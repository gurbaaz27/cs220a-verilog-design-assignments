==> flow/design.v <==
module decoder(clk, memory, R_counter, I_counter, J_counter, reg_3_counter, reg_4_counter, reg_5_counter, reg_6_counter);
    input [31:0] memory;
    input clk;
    output reg [2:0] R_counter;
    output reg [2:0] I_counter;
    output reg [2:0] J_counter;
    output reg [2:0] reg_3_counter;
    output reg [2:0] reg_4_counter;
    output reg [2:0] reg_5_counter;
    output reg [2:0] reg_6_counter; 
    initial begin
        R_counter = 0;
        I_counter = 0;
        J_counter = 0;
        reg_3_counter = 0;
        reg_4_counter = 0;
        reg_5_counter = 0;
        reg_6_counter = 0;
    end
    always @(posedge clk) begin
        if(memory[31:26] == 6'b0) begin
            R_counter <= R_counter + 1;
            case(memory[15:11])
                3: reg_3_counter <= reg_3_counter + 1;
                4: reg_4_counter <= reg_4_counter + 1;
                5: reg_5_counter <= reg_5_counter + 1;
                6: reg_6_counter <= reg_6_counter + 1;
            endcase
        end
        else if (memory[31:26] == 6'h2 || memory[31:26] == 6'h3) begin
            J_counter <= J_counter + 1;
        end
        else begin
            I_counter <= I_counter + 1;
            case(memory[20:16])
                3: reg_3_counter <= reg_3_counter + 1;
                4: reg_4_counter <= reg_4_counter + 1;
                5: reg_5_counter <= reg_5_counter + 1;
                6: reg_6_counter <= reg_6_counter + 1;
            endcase
        end
    end
endmodule
Tool chain data of decoder
Tool output for the design above, in the order of the flow.
Lines are those of the file above, counted from 1.
{"block": "inputs", "design": "decoder", "clock_port": "clk", "library": "sky130hd", "lib_corner": "tt_025C_1v80"}

After elaboration
Yosys after proc, flatten, opt, wreduce and memory -nomap, before mapping. Memory bits, and registers merged into a memory's read port (data or address), are not among the register bits. Print and check cells are not counted. Equal cells are merged and count once.
{"block": "bits", "register_bits": 21, "in_bits": 33, "out_inout_bits": 21, "wordCells": 59}
{"block": "op_classes", "n_addsub": 7, "equal": 15, "mux": 16, "bitwise": 2, "reduce_logical": 12}
{"block": "op_table", "op": "two-way mux 3 bit", "n": 16}
{"block": "op_table", "op": "== test 5 x 3 -> 1 bit with constant B", "n": 6}
{"block": "op_table", "op": "adder 3 x 1 -> 3 bit with constant B", "n": 7}
{"block": "op_table", "op": "AND reduction 3 bit", "n": 4}
{"block": "op_table", "op": "== test 6 x 2 -> 1 bit with constant B", "n": 2}
{"block": "op_table", "op": "== test 5 x 2 -> 1 bit with constant B", "n": 2}
{"block": "op_table", "op": "inequality test 2 x 1 -> 1 bit with constant B", "n": 4}
{"block": "op_table", "op": "nonzero test 2 bit", "n": 4}
{"block": "op_table", "op": "zero test 6 bit", "n": 1}
{"block": "op_table", "op": "AND reduction 2 bit", "n": 2}
{"block": "op_table", "op": "inverter 1 bit", "n": 2}
{"block": "op_table", "op": "inequality test 2 bit with constant B", "n": 1}
{"block": "op_table", "op": "logical OR 1 bit", "n": 1}

Logic depth
Yosys ltp: most cells in a row. Word level: on the elaborated netlist, between registers, memories and ports. Mapped: between sequential cells and ports; inverters and the memories' decode and read muxes count.
{"block": "depth", "word_depth": 4, "ABC_AREA": 1, "mapped_depth": 6, "mapped_depth_nobuf": 6}

Synthesis result
Yosys stat after the flow's synthesis: flattened, memories mapped to cells. It holds for the ABC_AREA given above (unset counts as 0); a run with the other value may have another netlist.
{"block": "types", "cell_type": "sky130_fd_sc_hd__edfxtp_1", "n": 21}
{"block": "types", "cell_type": "sky130_fd_sc_hd__ha_1", "n": 7}
{"block": "types", "cell_type": "sky130_fd_sc_hd__nand2_1", "n": 20}
{"block": "types", "cell_type": "sky130_fd_sc_hd__xor2_1", "n": 7}
{"block": "types", "cell_type": "sky130_fd_sc_hd__inv_1", "n": 16}
{"block": "types", "cell_type": "sky130_fd_sc_hd__nor2_1", "n": 15}
{"block": "types", "cell_type": "sky130_fd_sc_hd__nand3_1", "n": 3}
{"block": "types", "cell_type": "sky130_fd_sc_hd__nor2_4", "n": 1}
{"block": "types", "cell_type": "sky130_fd_sc_hd__or2_4", "n": 1}
{"block": "types", "cell_type": "sky130_fd_sc_hd__o211ai_1", "n": 1}
{"block": "mapped", "cells": 92, "yosys_area_um2": 1013.5, "seqArea_um2": 630.6, "flip_flops": 21, "n_buf": 0}

Worst setup path after synthesis
OpenSTA on the mapped netlist: ideal clock, no wires. The path of least setup slack (recovery checks aside). Input and output delay are each 20% of the period. Register names are those of the netlist, which keeps one name where synthesis merged equal registers.
{"block": "synth_timing", "kind": "input port to flip-flop", "startpoint": "in memory[26]", "endpoint": "reg reg_3_counter[0]", "clock_period_ps": 2270, "in_delay_ps": 454, "arrival_time_ps": 1051, "t_required_ps": 1968, "path_slack_ps": 917, "path_delay_ps": 899, "driving_pins": 4, "path_buffers": 0, "synth_period_reached_ps": 1353}
"path_delay_ps" = arrival - input delay + setup time.
"driving_pins": output pins that drive a net of the path, with the launching flip-flop's if there is one; two outputs of one cell count as two.
"synth_period_reached_ps" is the clock period less the worst setup slack; recovery checks do not enter. This is arithmetic on one report: input and output delays are still those of the set period (20% each).
Between the ends stands the longest chain of elaborated cells between them, by number of cells; it is not shown to be the way that was timed. Of several equally long chains one is given.
A line is the first line of the expression or statement that the cell stems from. Yosys adds cells for indexed reads and writes and turns some case tables into memories.
Only ways into the end's enable, where the timed path ends, are counted here.
{"block": "synth_between", "path_cell_list": "sky130_fd_sc_hd__inv_1 -> sky130_fd_sc_hd__o211ai_1 -> sky130_fd_sc_hd__nand2_1 -> sky130_fd_sc_hd__nand2_1", "elab_chain_cells": 4, "cone_cells": 8, "lines_between": 2}
{"block": "synth_lines", "item": "from (decl)", "line_no": 2, "source": "input [31:0] memory;"}
{"block": "synth_lines", "item": "== test 6 x 2 -> 1 bit", "line_no": 30, "source": "else if (memory[31:26] == 6'h2 || memory[31:26] == 6'h3) begin"}
{"block": "synth_lines", "item": "logical OR 1 bit", "line_no": 30}
{"block": "synth_lines", "item": "inequality test 2 bit"}
{"block": "synth_lines", "item": "AND reduction 3 bit"}
{"block": "synth_lines", "item": "to (assign)", "line_no": 24, "source": "3: reg_3_counter <= reg_3_counter + 1;"}
{"block": "synth_lines", "item": "to (assign)", "line_no": 36, "source": "3: reg_3_counter <= reg_3_counter + 1;"}
{"block": "synth_lines", "item": "to (decl)", "line_no": 7, "source": "output reg [2:0] reg_3_counter;"}

Worst path after layout
Path of least setup slack in the final report of job 1 (OpenROAD, finished layout, wires in). Where an end is a register, its clock arrival counts in the times.
The path's times are printed in steps of 10 ps; the period is the one set.
{"block": "layout_timing", "kind": "input port to flip-flop", "startpoint": "in memory[26]", "endpoint": "reg reg_3_counter[2]", "clock_period_ps": 3000, "in_delay_ps": 600, "arrival_time_ps": 1980, "t_required_ps": 2970, "path_slack_ps": 990, "driving_pins": 5, "path_buffers": 1}
Between the ends stands the longest chain of elaborated cells between them, by number of cells; it is not shown to be the way that was timed. Of several equally long chains one is given.
Only ways into the end's enable, where the timed path ends, are counted here.
{"block": "layout_between", "path_cell_list": "sky130_fd_sc_hd__clkdlybuf4s50_1 -> sky130_fd_sc_hd__inv_1 -> sky130_fd_sc_hd__o211ai_1 -> sky130_fd_sc_hd__nand2_1 -> sky130_fd_sc_hd__nand2_1", "elab_chain_cells": 4, "cone_cells": 8, "lines_between": 2}
{"block": "layout_lines", "item": "from (decl)", "line_no": 2, "source": "input [31:0] memory;"}
{"block": "layout_lines", "item": "== test 6 x 2 -> 1 bit", "line_no": 30, "source": "else if (memory[31:26] == 6'h2 || memory[31:26] == 6'h3) begin"}
{"block": "layout_lines", "item": "logical OR 1 bit", "line_no": 30}
{"block": "layout_lines", "item": "inequality test 2 bit"}
{"block": "layout_lines", "item": "AND reduction 3 bit"}
{"block": "layout_lines", "item": "to (assign)", "line_no": 24, "source": "3: reg_3_counter <= reg_3_counter + 1;"}
{"block": "layout_lines", "item": "to (assign)", "line_no": 36, "source": "3: reg_3_counter <= reg_3_counter + 1;"}
{"block": "layout_lines", "item": "to (decl)", "line_no": 7, "source": "output reg [2:0] reg_3_counter;"}

==> runs of decoder <==
Settings and measured results of 2 stored flow runs for module decoder (sky130hd), not sorted in any way. The constraints put input and output delay at 20% of the set period each and load the outputs with 0.01 pF.
By "achievedPeriod_ps" is meant the clock period of the run minus its worst setup slack. This is arithmetic on one report: input and output delays are still those of the set period (20% each).
"worst_path_time_ps" = time allowed to the worst setup path (clock period - input delay - output delay, where it has them) - its slack; a late launch clock adds to it, a late capture clock takes from it.
By "power_mw" is meant OpenSTA's value without simulated activity: inputs other than the clock are taken to toggle once in ten clock periods, and the tool carries that through the logic.
"worst_path_time_ps" is known to 10 ps.

{"run": "job 1", "settings": { "period_ns": 3.0, "CORE_UTILIZATION": 35, "SETUP_SLACK_MARGIN": 0.36, "PLACE_DENSITY_LB_ADDON": 0.17, "CORE_ASPECT_RATIO": 1.43, "CELL_PAD_IN_SITES_DETAIL_PLACEMENT": 1, "ABC_AREA": 1, "CTS_CLUSTER_SIZE": 41, "CTS_CLUSTER_DIAMETER": 214, "CAP_MARGIN": 20, "CORE_MARGIN": 2, "SLEW_MARGIN": 20 }, "results": { "post_synth_area_um2": 1013.5, "die_footprint_um2": 3349.2, "layout_stdcell_area_um2": 1475.2, "final_util_pct": 52.8, "final_setup_ws_ps": 986, "timing.setup.tns_ps": 0, "hold_worst_slack_ps": 577, "power_mw": 0.6533, "achievedPeriod_ps": 2014, "worst_path_time_ps": 1410, "critical_path_kind": "input port to flip-flop" }}
{"run": "job 2", "settings": { "period_ns": 2.04, "CORE_UTILIZATION": 67, "SETUP_SLACK_MARGIN": 0.6, "PLACE_DENSITY_LB_ADDON": 0.02, "CORE_ASPECT_RATIO": 1.63, "CORE_MARGIN": 6, "CELL_PAD_IN_SITES_GLOBAL_PLACEMENT": 2, "ABC_AREA": 1, "GPL_ROUTABILITY_DRIVEN": 0, "CAP_MARGIN": 20, "SLEW_MARGIN": 20 }, "outcome": "no results, placement failed with FLW-0024"}
