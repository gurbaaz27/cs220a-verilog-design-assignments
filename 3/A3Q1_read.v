==> flow/design.v <==
module read(clk, row_num ,input_valid, output_valid,out);
    input [3:0] row_num;
    input input_valid;
    input clk;
    output reg [31:0] out;
    output reg output_valid ;
    reg [31:0] bank [15:0];
    reg [4:0]open_row;
    reg [1:0]counter;
    initial begin
        open_row = 16;
        counter = 3;
        output_valid = 0;
        bank[0] = 0;
        bank[1] = 1;
        bank[2] = 2;
        bank[3] = 3;
        bank[4] = 4;
        bank[5] = 5;
        bank[6] = 6;
        bank[7] = 7;
        bank[8] = 8;
        bank[9] = 9;
        bank[10] = 10;
        bank[11] = 11;
        bank[12] = 12;
        bank[13] = 13;
        bank[14] = 14;
        bank[15] = 15;
    end 
    always @(posedge clk) begin
        output_valid <=  0;
        if(input_valid == 1) begin
            if(open_row == row_num) begin
                counter = 2;
            end
            else if (open_row == 16) begin
                counter = 1;
            end 
            else begin
                counter = 0;   
            end
            open_row <= #2 row_num;
        end
        if(counter < 3) begin 
            counter <= #2 counter + 1;
            if(counter == 2) begin
               output_valid <= #2 1'b1;
               out <= #2  bank[open_row];
            end
        end
    end
endmodule
# ---- Step by step through the tools: read
# What the tools print for read, step after step.
# Lines are those of the file above, counted from 1.
# Operators: Yosys type, input widths -> output width; for muxes data width and select width s.
# A cell with -- has no value.
dict set report setup {
  top_module {read}
  clk_port {clk}
  cell_library {sky130hd}
  corner {tt_025C_1v80}
}

# ---- After elaboration
# Counts by Yosys on the flattened word-level netlist (proc, flatten, opt, wreduce; memories kept). Register bits leave out memories and registers merged into their read ports (data or address); mux counts leave out enables and synchronous resets folded into registers. Print and check cells are left out. Cells with the same type and inputs are merged into one.
# Yosys's memory passes give these memory sizes; they may raise the number of words (mostly to a power of two), join words into wider ones and drop unused or constant bits.
dict set report bits {
  input_bits 6
  wordCells 16
  regBits 40
  clocked_rd_ports_x_width 4
  romBits 64
  n_memories 1
  output_inout_bits 33
}
dict set report op_classes {
  n_addsub 1
  n_mux 5
  n_eq 3
  reduce_logical 1
  compare 1
}
# name words word_bits rd wr line_no
set memory_table {}
lappend memory_table {bank 16 4 1 0 7} ;# reg [31:0] bank [15:0];
# cell count
set ops {}
lappend ops {{$mux 2} 3}
lappend ops {{$eq 5x4->1} 1}
lappend ops {{$eq 5x5->1 const B} 1}
lappend ops {{$add 2x1->2 const B} 1}
lappend ops {{$lt 2x2->1 const B} 1}
lappend ops {{$eq 2x2->1 const B} 1}
lappend ops {{$reduce_and 2->1} 1}
lappend ops {{$mux 1} 2}

# ---- Logic depth
# Yosys ltp: most cells in a row. Word level: on the elaborated netlist, between registers, memories and ports. Mapped: between sequential cells and ports; inverters and the memories' decode and read muxes count.
dict set report logic_depth {
  ltp_word 6
  ABC_AREA 0
  mapped_depth 3
  ltp_nobuf 3
}

# ---- Mapped cells and area
# The flow's flattened synthesis, as Yosys stat reports it; memories are mapped. The netlist is that of the ABC_AREA named above (0 if unset); the other value can give another one.
# The area totals of this step are shown rounded.
# cell count area_total_um2
set by_type {}
lappend by_type {sky130_fd_sc_hd__edfxtp_1 9 270.259}
lappend by_type {sky130_fd_sc_hd__buf_4 28 210.202}
lappend by_type {sky130_fd_sc_hd__dfxtp_1 3 60.058}
lappend by_type {sky130_fd_sc_hd__xnor2_1 4 35.034}
lappend by_type {sky130_fd_sc_hd__nor4_4 1 21.27}
lappend by_type {sky130_fd_sc_hd__o22ai_2 1 12.512}
lappend by_type {sky130_fd_sc_hd__o21ai_1 2 10.01}
lappend by_type {sky130_fd_sc_hd__a32oi_1 1 8.758}
lappend by_type {sky130_fd_sc_hd__a21boi_1 1 7.507}
lappend by_type {sky130_fd_sc_hd__nand3b_1 1 7.507}
lappend by_type {sky130_fd_sc_hd__nor2_1 2 7.507}
lappend by_type {sky130_fd_sc_hd__nand3_1 1 5.005}
lappend by_type {sky130_fd_sc_hd__nor3_1 1 5.005}
lappend by_type {sky130_fd_sc_hd__conb_1 1 3.754}
lappend by_type {sky130_fd_sc_hd__nand2_1 1 3.754}
dict set report synth_totals {
  yosys_area_um2 670
  n_buf 28
  flip_flops 12
  sequential_area_um2 330
  stdcells 57
}

# ---- Worst setup path after synthesis
# OpenSTA on the mapped netlist: ideal clock, no wires. The path of least setup slack (recovery checks aside). Input and output delay are each 20% of the period. Register names are those of the netlist, which keeps one name where synthesis merged equal registers.
dict set report synth_timing {
  path_type {register to register}
  from {register open_row[0]}
  to {register out[0]}
  launch_ns 0.000
  setup_ns 0.335
  tclk_ns 1.49
  t_arrival_ns 1.003
  driving_pins 4
  delay_ns 1.338
  path_slack_ns 0.152
  required_time_ns 1.155
  path_buffers 0
  period_less_setup_slack_ns 1.338
}
# "delay_ns" is the arrival time less input delay plus setup time.
# "driving_pins": output pins that drive a net of the path, with the launching flip-flop's if there is one; two outputs of one cell count as two.
# "period_less_setup_slack_ns" = period - worst setup slack (recovery checks aside). The figure is calculated, with input and output delays left at 20% of the set period.
# The rows between start and end are the longest chain of elaborated cells between them; the timing report does not say that the signal goes this way. Where chains are equally long, one stands for them.
# Each line given opens the expression or statement behind the cell; cells for indexed reads and writes are added by Yosys, which also makes memories of some case tables.
dict set report synth_via {
  path_cell_list {sky130_fd_sc_hd__edfxtp_1 > sky130_fd_sc_hd__xnor2_1 > sky130_fd_sc_hd__nand3_1 > sky130_fd_sc_hd__o21ai_1}
  elab_chain_len 6
  cells_between 8
  cone_lines 5
  classes_between {compare: 1; eq/ne: 3; mux: 3; reduce/logical: 1}
}
# item line_no
set synth_lines {}
lappend synth_lines {{from (decl)} 8} ;# reg [4:0]open_row;
lappend synth_lines {{from (assign)} 43} ;# open_row <= #2 row_num;
lappend synth_lines {{$eq 5x5->1} 37} ;# else if (open_row == 16) begin
lappend synth_lines {{$mux 1} 37}
lappend synth_lines {{$mux 2} 34} ;# if(open_row == row_num) begin
lappend synth_lines {{$mux 2} 33} ;# if(input_valid == 1) begin
lappend synth_lines {{$lt 2x2->1} 45} ;# if(counter < 3) begin
lappend synth_lines {{$reduce_and 2->1} --}
lappend synth_lines {{to (decl)} 5} ;# output reg [31:0] out;

# ---- Worst path after layout
# Path of least setup slack in the final report of flow run A (OpenROAD, finished layout, wires in). Where an end is a register, its clock arrival counts in the times.
dict set report layout_timing {
  path_type {input to register}
  from {input input_valid}
  to {register out[0]}
  setup_ns 0.32
  tclk_ns 2.64
  launch_ns 0.53
  input_delay_ns 0.53
  driving_pins 3
  path_buffers 1
  t_arrival_ns 1.77
  path_slack_ns 0.81
  required_time_ns 2.58
}
# The rows between start and end are the longest chain of elaborated cells between them; the timing report does not say that the signal goes this way. Where chains are equally long, one stands for them.
dict set report layout_via {
  path_cell_list {sky130_fd_sc_hd__clkdlybuf4s50_1 > sky130_fd_sc_hd__nand3b_1 > sky130_fd_sc_hd__o21ai_1}
  elab_chain_len 3
  cells_between 4
  cone_lines 3
  classes_between {compare: 1; eq/ne: 1; mux: 1; reduce/logical: 1}
}
# item line_no
set layout_lines {}
lappend layout_lines {{from (decl)} 3} ;# input input_valid;
lappend layout_lines {{$mux 2} 33} ;# if(input_valid == 1) begin
lappend layout_lines {{$lt 2x2->1} 45} ;# if(counter < 3) begin
lappend layout_lines {{$reduce_and 2->1} --}
lappend layout_lines {{to (decl)} 5} ;# output reg [31:0] out;

; Settings and measured results of 2 stored flow runs for module read (sky130hd), not sorted in any way. The constraints put input and output delay at 20% of the set period each and load the outputs with 0.01 pF.
; "timing.worst_path_ns" = time allowed to the worst setup path (clock period - input delay - output delay, where it has them) - its slack; a late launch clock adds to it, a late capture clock takes from it.
; "power.total_uw": no workload was simulated; the value follows from the tool's default switching activity.
; The results are shown rounded.

[flow run A: settings]
period_ns = 2.64
CORE_UTILIZATION = 49
SETUP_SLACK_MARGIN = 0.23
PLACE_DENSITY = 0.75
CELL_PAD_IN_SITES_GLOBAL_PLACEMENT = 1
ABC_AREA = 0
GPL_TIMING_DRIVEN = 0
GPL_ROUTABILITY_DRIVEN = 1
SLEW_MARGIN = 10
CAP_MARGIN = 20
CORE_MARGIN = 2
[flow run A: results]
synthesis_area_um2 = 670
dieArea_um2 = 1700
final_util_pct = 72
worstSetupSlack_ns = 0.81
final_setup_tns_ns = 0.000
power.total_uw = 450
timing.worst_path_ns = 1.30
worst_setup_path_type = input to register

[flow run B: settings]
period_ns = 2.62
CAP_MARGIN = 20
CORE_MARGIN = 2
CORE_UTILIZATION = 40
SLEW_MARGIN = 20
[flow run B: results]
synthesis_area_um2 = 670
dieArea_um2 = 2000
final_util_pct = 47
worstSetupSlack_ns = 0.88
final_setup_tns_ns = 0.000
power.total_uw = 430
timing.worst_path_ns = 1.22
worst_setup_path_type = input to register
