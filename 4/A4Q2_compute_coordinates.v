==> flow/design.v <==
module compute_coordinates (clk, dir, steps, x, y, fx, fy);
    input clk;
    input [1:0] dir;
    input [1:0] steps;
    input [4:0] x;
    input [4:0] y;
    output wire [4:0] fx;
    output wire [4:0] fy;
    reg [1:0] addx;
    reg [1:0] addy;
    reg dirx;
    reg diry;
    five_bit_adder FX (x, {3'b0,addx}, dirx, fx);
    five_bit_adder FY (y, {3'b0,addy}, diry, fy);
    always @(posedge clk)
    begin
        case(dir)
            2'b00 : begin
                dirx <= 0;
                diry <= 0;
                addx <= steps;
                addy <= 0; 
            end
            2'b01 : begin
                dirx <= 1;
                diry <= 0;
                addx <= steps;
                addy <= 0;
            end
            2'b10 : begin
                dirx <= 0;
                diry <= 0;
                addx <= 0;
                addy <= steps; 
            end
            2'b11 : begin
                dirx <= 0;
                diry <= 1;
                addx <= 0;
                addy <= steps; 
            end
        endcase
   end
endmodule
module five_bit_adder (x, y, opcode, sum);
	input [4:0] x;
	input [4:0] y;
	input opcode;
	output wire [4:0] sum;
	wire carry_out;
	wire [3:0] intermediate_carry;
	one_bit_full_adder FA0 (x[0], y[0], opcode, opcode, sum[0], intermediate_carry[0]);
	one_bit_full_adder FA1 (x[1], y[1], intermediate_carry[0], opcode, sum[1], intermediate_carry[1]);
	one_bit_full_adder FA2 (x[2], y[2], intermediate_carry[1], opcode, sum[2], intermediate_carry[2]);
	one_bit_full_adder FA3 (x[3], y[3], intermediate_carry[2], opcode, sum[3], intermediate_carry[3]);
	one_bit_full_adder FA4 (x[4], y[4], intermediate_carry[3], opcode, sum[4], carry_out);
endmodule
module one_bit_full_adder (a, b, cin, opcode, sum, carry);
	input a;
	input b;
	input cin;
	input opcode;
	output wire sum;
	output wire carry;
	assign sum = cin ^ (a ^ (b ^ opcode));
	assign carry = ( (a & (b ^ opcode)) | ((b ^ opcode) & cin) | (cin & a) );
endmodule
### Tool chain data of compute_coordinates

Tool output for the design above, in the order of the flow.
Line numbers count from 1 in the design file above.
Library cell names are shortened.
Not given: --

| inputs | value |
|---|---|
| top module | compute_coordinates |
| clock | clk |
| library | sky130hd |
| library corner | tt_025C_1v80 |

### Word-level counts

Yosys after proc, flatten, opt, wreduce and memory -nomap, before mapping. Enables and synchronous resets that opt folds into registers are not counted as muxes. Memory bits, and registers merged into a memory's read port (data or address), are not among the register bits. Print and check cells are not counted. Equal cells are merged and count once.

| word-level totals | value |
|---|---|
| input port bits | 15 |
| output and inout bits | 10 |
| bits in registers | 6 |

| operators by class | value |
|---|---|
| reduce/logical cells | 5 |
| bitwise logic cells | 64 |
| equal/unequal tests | 3 |
| muxes and demuxes | 4 |

Operators with widths:

| operator | number |
|---|---|
| 1-bit bitwise AND | 24 |
| 1-bit bitwise XOR | 24 |
| 1-bit bitwise OR | 16 |
| 2-bit case mux with 2-bit select | 2 |
| 3-bit OR reduction | 2 |
| 2-bit equality test (second input constant) | 2 |
| 2-bit OR reduction | 2 |
| 1-bit case mux with 2-bit select | 2 |
| 2-bit by 1-bit equality test with 1-bit output (second input constant) | 1 |
| 2-bit zero test | 1 |

### Longest topological paths

Longest topological path by Yosys (ltp), each cell counted once; first at word level (registers and memories cut), then after technology mapping (sequential cells cut; the memories' decode and read muxes count).

| logic depth | value |
|---|---|
| depth after elaboration | 14 |
| ABC_AREA | 0 |
| mapped depth | 6 |

### Synthesis result

The flow's flattened synthesis, as Yosys stat reports it; memories are mapped. The netlist is that of the ABC_AREA named above (0 if unset); the other value can give another one.
The area totals of this step are shown rounded.

| synthesis totals | value |
|---|---|
| flip-flop cells | 6 |
| sequential area | 120.1 µm² |
| mapped cells | 36 |
| synthesis area | 457.9 µm² |

Cells by type:

| cell | number |
|---|---|
| dfxtp_1 | 6 |
| fa_1 | 6 |
| buf_4 | 10 |
| xor3_1 | 2 |
| xor2_1 | 4 |
| mux2_1 | 2 |
| and2_1 | 3 |
| nor2b_1 | 3 |

By module: a second synthesis without flattening, with its own total; a netlist apart from the flattened one above.

| second synthesis, totals | value |
|---|---|
| cell total of the unflattened synthesis | 73 |
| area total of the unflattened synthesis | 599.3 µm² |

Each row is one instance without its submodules.

By module:

| module | seq. area (µm²) | cells | times used | area (µm²) |
|---|---|---|---|---|
| one_bit_full_adder | 0.0 | 6 | 10 | 43.8 |
| compute_coordinates | 120.1 | 13 | 1 | 161.4 |
| five_bit_adder | 0.0 | 0 | 2 | 0.0 |

### Path before layout

Path of least setup slack by OpenSTA after synthesis, without wires, with an ideal clock, recovery checks aside; 20% of the period is set as input and as output delay. Where synthesis merged equal registers, the netlist keeps one of their names.

| timing after synthesis | value |
|---|---|
| path kind | input -> output |
| start point | input y[0] |
| end point | output fy[4] |
| launch time at the first pin | 0.648 ns |
| external output delay | 0.648 ns |
| arrival time | 2.509 ns |
| slack | 0.083 ns |
| clock period | 3.24 ns |
| buffers on the path | 1 |
| stages on the path | 6 |
| external input delay | 0.648 ns |
| path delay | 1.861 ns |
| required time | 2.592 ns |
| synthesis period reached | 3.157 ns |

"path delay" is the arrival time less input delay plus setup time.
At an output port there is no setup time.
"stages on the path": output pins that drive a net of the path, with the launching flip-flop's if there is one; two outputs of one cell count as two.
"synthesis period reached" is the clock period less the worst setup slack; recovery checks do not enter. This is arithmetic on one report: input and output delays are still those of the set period (20% each).
The rows between start and end are the longest chain of elaborated cells between them; the timing report does not say that the signal goes this way. Where chains are equally long, one stands for them.
A line is the first line of the expression or statement that the cell stems from. Yosys adds cells for indexed reads and writes and turns some case tables into memories.

| between the ends, after synthesis | value |
|---|---|
| cell sequence | mux2_1 > fa_1 > fa_1 > fa_1 > xor3_1 > buf_4 |
| cells in the longest elaborated chain | 13 |

RTL lines, path after synthesis:

| what | line | text |
|---|---|---|
| from (decl) | 6 | `input [4:0] y;` |
| 1-bit bitwise AND | 66 | `assign carry = ( (a & (b ^ opcode)) \| ((b ^ opcode) & cin) \| (cin & a) );` |
| 1-bit bitwise OR (2 in a row) | 66 |  |
| 1-bit bitwise AND | 66 |  |
| 1-bit bitwise OR (2 in a row) | 66 |  |
| 1-bit bitwise AND | 66 |  |
| 1-bit bitwise OR (2 in a row) | 66 |  |
| 1-bit bitwise AND | 66 |  |
| 1-bit bitwise OR (2 in a row) | 66 |  |
| 1-bit bitwise XOR | 65 | `assign sum = cin ^ (a ^ (b ^ opcode));` |
| to (decl) | 8 | `output wire [4:0] fy;` |

Nets of the timed path that keep an RTL name, with a line that drives or declares them; the list need not be complete.

Named nets, after synthesis:

| net | line |
|---|---|
| FY.FA4.sum | 65 |

### Worst path after layout

Path of least setup slack in the final report of stored run 2 (OpenROAD, finished layout, wires in). Where an end is a register, its clock arrival counts in the times.

| timing post-layout | value |
|---|---|
| path kind | input -> output |
| start point | input y[0] |
| end point | output fy[4] |
| stages on the path | 7 |
| buffers on the path | 2 |
| external output delay | 1.05 ns |
| launch time at the first pin | 1.05 ns |
| slack | 0.42 ns |
| arrival time | 3.79 ns |
| required time | 4.21 ns |
| clock period | 5.26 ns |
| external input delay | 1.05 ns |

The rows between start and end are the longest chain of elaborated cells between them; the timing report does not say that the signal goes this way. Where chains are equally long, one stands for them.

| between the ends, post-layout | value |
|---|---|
| cell sequence | clkdlybuf4s50_1 > mux2_1 > fa_1 > fa_1 > fa_1 > xor3_1 > clkdlybuf4s50_1 |
| cells in the longest elaborated chain | 13 |

RTL lines, path post-layout:

| what | line | text |
|---|---|---|
| from (decl) | 6 | `input [4:0] y;` |
| 1-bit bitwise AND | 66 | `assign carry = ( (a & (b ^ opcode)) \| ((b ^ opcode) & cin) \| (cin & a) );` |
| 1-bit bitwise OR (2 in a row) | 66 |  |
| 1-bit bitwise AND | 66 |  |
| 1-bit bitwise OR (2 in a row) | 66 |  |
| 1-bit bitwise AND | 66 |  |
| 1-bit bitwise OR (2 in a row) | 66 |  |
| 1-bit bitwise AND | 66 |  |
| 1-bit bitwise OR (2 in a row) | 66 |  |
| 1-bit bitwise XOR | 65 | `assign sum = cin ^ (a ^ (b ^ opcode));` |
| to (decl) | 8 | `output wire [4:0] fy;` |

FLOW RESULTS
============

Below are 2 stored runs of the flow (Yosys, OpenROAD; platform sky130hd) on compute_coordinates, each with its settings and what was measured, unordered. Constraints: input delay and output delay 20% of the set period each, output load 0.01 pF.
"achieved period": clock period set for the run, less the worst setup slack. It is reckoned from that one timing run; input and output delays stay at 20% of the period that was set.
"worst setup path time" is the time allowed to the run's worst setup path (the clock period less input and output delay, where it has them) less its slack. Clock arrival times count: a late capture clock shortens it, a late launch clock lengthens it.
"total power of the final layout": no workload was simulated; the value follows from the tool's default switching activity.
Results are given in rounded form.
A setting shown as n/a is not set for that run.
Among the results, n/a means that no value is shown for the run.

| stored run | period_ns | CORE_UTILIZATION | HOLD_SLACK_MARGIN | CELL_PAD_IN_SITES_GLOBAL_PLACEMENT | TNS_END_PERCENT | GPL_ROUTABILITY_DRIVEN | CTS_CLUSTER_SIZE | CTS_CLUSTER_DIAMETER | CAP_MARGIN | SLEW_MARGIN | CORE_MARGIN | PLACE_DENSITY_LB_ADDON | CORE_ASPECT_RATIO | MAX_ROUTING_LAYER | setup slack of the worst path (ns) | die area (µm²) | final design utilization | achieved period (ns) | cell area after synthesis (µm²) | total power of the final layout (mW) | smallest hold slack (ns) | worst setup path time (ns) | worst setup path type | standard-cell area after layout (µm²) | sum of negative setup slack (ns) |
|---|---|---|---|---|---|---|---|---|---|---|---|---|---|---|---|---|---|---|---|---|---|---|---|---|---|
| stored run 1 | 5.27 | 61 | 0.02 | 3 | 80 | 1 | 85 | 85 | 15 | 0 | 2 | n/a | n/a | n/a | n/a | n/a | n/a | n/a | n/a | n/a | n/a | n/a | n/a | n/a | n/a |
| stored run 2 | 5.26 | 30 | n/a | 0 | 80 | n/a | n/a | 106 | 20 | 20 | 2 | 0.03 | 1.75 | met4 | 0.420 | 1867 | 0.473 | 4.840 | 457.9 | 0.1602 | 1.405 | 2.74 | input -> output | 670.6 | 0.000 |

Stored run 1: unfinished; error PDN-0185 in floorplanning
